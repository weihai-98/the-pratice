==> flow/design.v <==
module add_tree#(
    parameter num = 9,
    parameter in_width = 4
)(
    input [num*in_width-1 : 0] a,
    input clk,
    output [in_width+3 : 0] result
);
reg signed [in_width-1:0] a_array [num-1:0];
wire signed [in_width-1:0] a1[2:0];
wire signed [in_width-1:0] a2[2:0];
wire signed [in_width-1:0] a3[2:0];
reg signed [in_width+1:0] sum1[2:0];
reg signed [in_width+2:0] sum ;
genvar i;
generate
for(i=0;i<num;i=i+1)begin
    always@(posedge clk) a_array[i] <= a[(i+1)*in_width-1:i*in_width];
end
endgenerate
generate
for(i=0;i<3;i=i+1)begin
    assign a1[i] = a_array[3*i];
    assign a2[i] = a_array[3*i+1];
    assign a3[i] = a_array[3*i+2];
end
endgenerate
generate
for(i=0;i<3;i=i+1)begin
    always@(posedge clk) begin
        sum1[i] <= a1[i]+a2[i]+a3[i];
    end
end
endgenerate
always@(negedge clk) sum <= sum1[0]+sum1[1]+sum1[2];
assign result = sum;
endmodule  
# From RTL to reports: add_tree
# What the tools print for add_tree, step after step.
# Lines are those of the file above, counted from 1.
# Library cell names are shortened.
# A cell with -- has no value.
[design] top_module="add_tree" clock="clk" lib="sky130hd" corner="tt_025C_1v80"

# Elaborated design
# Yosys after proc, flatten, opt, wreduce and memory -nomap, before mapping. Enables and synchronous resets that opt folds into registers are not counted as muxes. Print and check cells are not counted. Equal cells are merged and count once.
[word_totals] reg_bits=61 output_inout_bits=8
[op_classes] addsub=8
[op_table] op="adder 5 x 4 -> 6 bit" n=3
[op_table] op="adder 4 x 4 -> 5 bit" n=3
[op_table] op="adder 6 x 6 -> 7 bit" n=1
[op_table] op="adder 7 x 6 -> 7 bit" n=1

# Longest topological paths
# Yosys ltp: most cells in a row. Word level: on the elaborated netlist, between registers, memories and ports. Mapped: between sequential cells and ports; inverters and the memories' decode and read muxes count.
[logic_depth] depth_word=2 abc_area=0 ltp_mapped=9 mapped_depth_nobuf=9

# Mapped cells and area
# Yosys stat after the flow's synthesis: flattened, memories mapped to cells. It holds for the ABC_AREA given above (unset counts as 0); a run with the other value may have another netlist.
[synth_totals] stdcells=164 synth_area_um2=2249.7 seqArea_um2=1221.2 ff_cells=61
[by_type] type="dfxtp_1" n=61 area_total_um2=1.22E+03
[by_type] type="fa_1" n=22 area_total_um2=440.422
[by_type] type="ha_1" n=17 area_total_um2=212.704
[by_type] type="inv_1" n=30 area_total_um2=112.608
[by_type] type="xnor2_1" n=8 area_total_um2=70.067
[by_type] type="a21o_1" n=5 area_total_um2=37.536
[by_type] type="xor2_1" n=3 area_total_um2=26.275
[by_type] type="a21oi_1" n=5 area_total_um2=25.024
[by_type] type="mux2_2" n=2 area_total_um2=22.522
[by_type] type="a211oi_2" n=1 area_total_um2=12.512
[by_type] type="nor2b_1" n=2 area_total_um2=12.512
[by_type] type="nor3_1" n=2 area_total_um2=10.01
[by_type] type="a2111oi_0" n=1 area_total_um2=8.758
[by_type] type="a21o_2" n=1 area_total_um2=8.758
[by_type] type="a21oi_2" n=1 area_total_um2=8.758
[by_type] type="buf_4" n=1 area_total_um2=7.507
[by_type] type="o21bai_1" n=1 area_total_um2=7.507
[by_type] type="o21ai_0" n=1 area_total_um2=5.005

Module add_tree, platform sky130hd: 2 stored runs of the flow (Yosys, OpenROAD) with differing settings, in no particular order. Input and output delays are each 20% of the period that was set; the output load is 0.01 pF.

[flow] run 1: files
==> flow/run.sh <==
#!/bin/bash
# the make line also repeats the synthesis and layout settings of config.mk as NAME=value (left out here)
make -C /OpenROAD-flow-scripts/flow DESIGN_CONFIG=/design/flow/config.mk WORK_HOME=/design/flow/orfs CLKGATE_MAP_FILE= finish
==> flow/config.mk <==
export PLATFORM = sky130hd
export DESIGN_NAME = add_tree
export DESIGN_NICKNAME = add_tree
export VERILOG_FILES = /design/flow/design.v
export SDC_FILE = /design/flow/constraint.sdc
export NUM_CORES = 4
export LEC_CHECK = 0
export CAP_MARGIN = 25
export CORE_MARGIN = 4
export CORE_UTILIZATION = 47
export CTS_CLUSTER_DIAMETER = 174
export CTS_CLUSTER_SIZE = 65
export GPL_ROUTABILITY_DRIVEN = 1
export MIN_ROUTING_LAYER = met2
export PLACE_DENSITY_LB_ADDON = 0.11
export SETUP_SLACK_MARGIN = 1.12
export SLEW_MARGIN = 30
export TNS_END_PERCENT = 95
==> flow/constraint.sdc <==
create_clock -name core_clock -period 5.12 [get_ports {clk}]
set_input_delay 1.0240 -clock core_clock [delete_from_list [all_inputs] [get_ports {clk}]]
set_output_delay 1.0240 -clock core_clock [all_outputs]
set_load 0.01 [all_outputs]

[flow] run 1: metrics
[metrics] total_die_area_um2 = 5957.5
[metrics] holdWs_ns = 0.580
[metrics] final_cell_area_um2 = 3090.5
[metrics] yosys.chip_area_um2 = 2249.7
[metrics] setup_tns_ns = 0.000
[metrics] fin_util_pct = 68.6
[metrics] final_setup_ws_ns = 0.727

[flow] run 2: files
==> flow/run.sh <==
#!/bin/bash
# the make line also repeats the synthesis and layout settings of config.mk as NAME=value (left out here)
make -C /OpenROAD-flow-scripts/flow DESIGN_CONFIG=/design/flow/config.mk WORK_HOME=/design/flow/orfs CLKGATE_MAP_FILE= finish
==> flow/config.mk <==
export PLATFORM = sky130hd
export DESIGN_NAME = add_tree
export DESIGN_NICKNAME = add_tree
export VERILOG_FILES = /design/flow/design.v
export SDC_FILE = /design/flow/constraint.sdc
export NUM_CORES = 4
export LEC_CHECK = 0
export CAP_MARGIN = 20
export CORE_MARGIN = 9
export CORE_UTILIZATION = 45
export MAX_ROUTING_LAYER = met4
export SETUP_SLACK_MARGIN = 0.65
export SLEW_MARGIN = 20
==> flow/constraint.sdc <==
create_clock -name core_clock -period 4.52 [get_ports {clk}]
set_input_delay 0.9040 -clock core_clock [delete_from_list [all_inputs] [get_ports {clk}]]
set_output_delay 0.9040 -clock core_clock [all_outputs]
set_load 0.01 [all_outputs]

[flow] run 2: metrics
[metrics] total_die_area_um2 = 7868.6
[metrics] holdWs_ns = 0.574
[metrics] final_cell_area_um2 = 2990.4
[metrics] yosys.chip_area_um2 = 2249.7
[metrics] setup_tns_ns = 0.000
[metrics] fin_util_pct = 62.5
[metrics] final_setup_ws_ns = 0.432
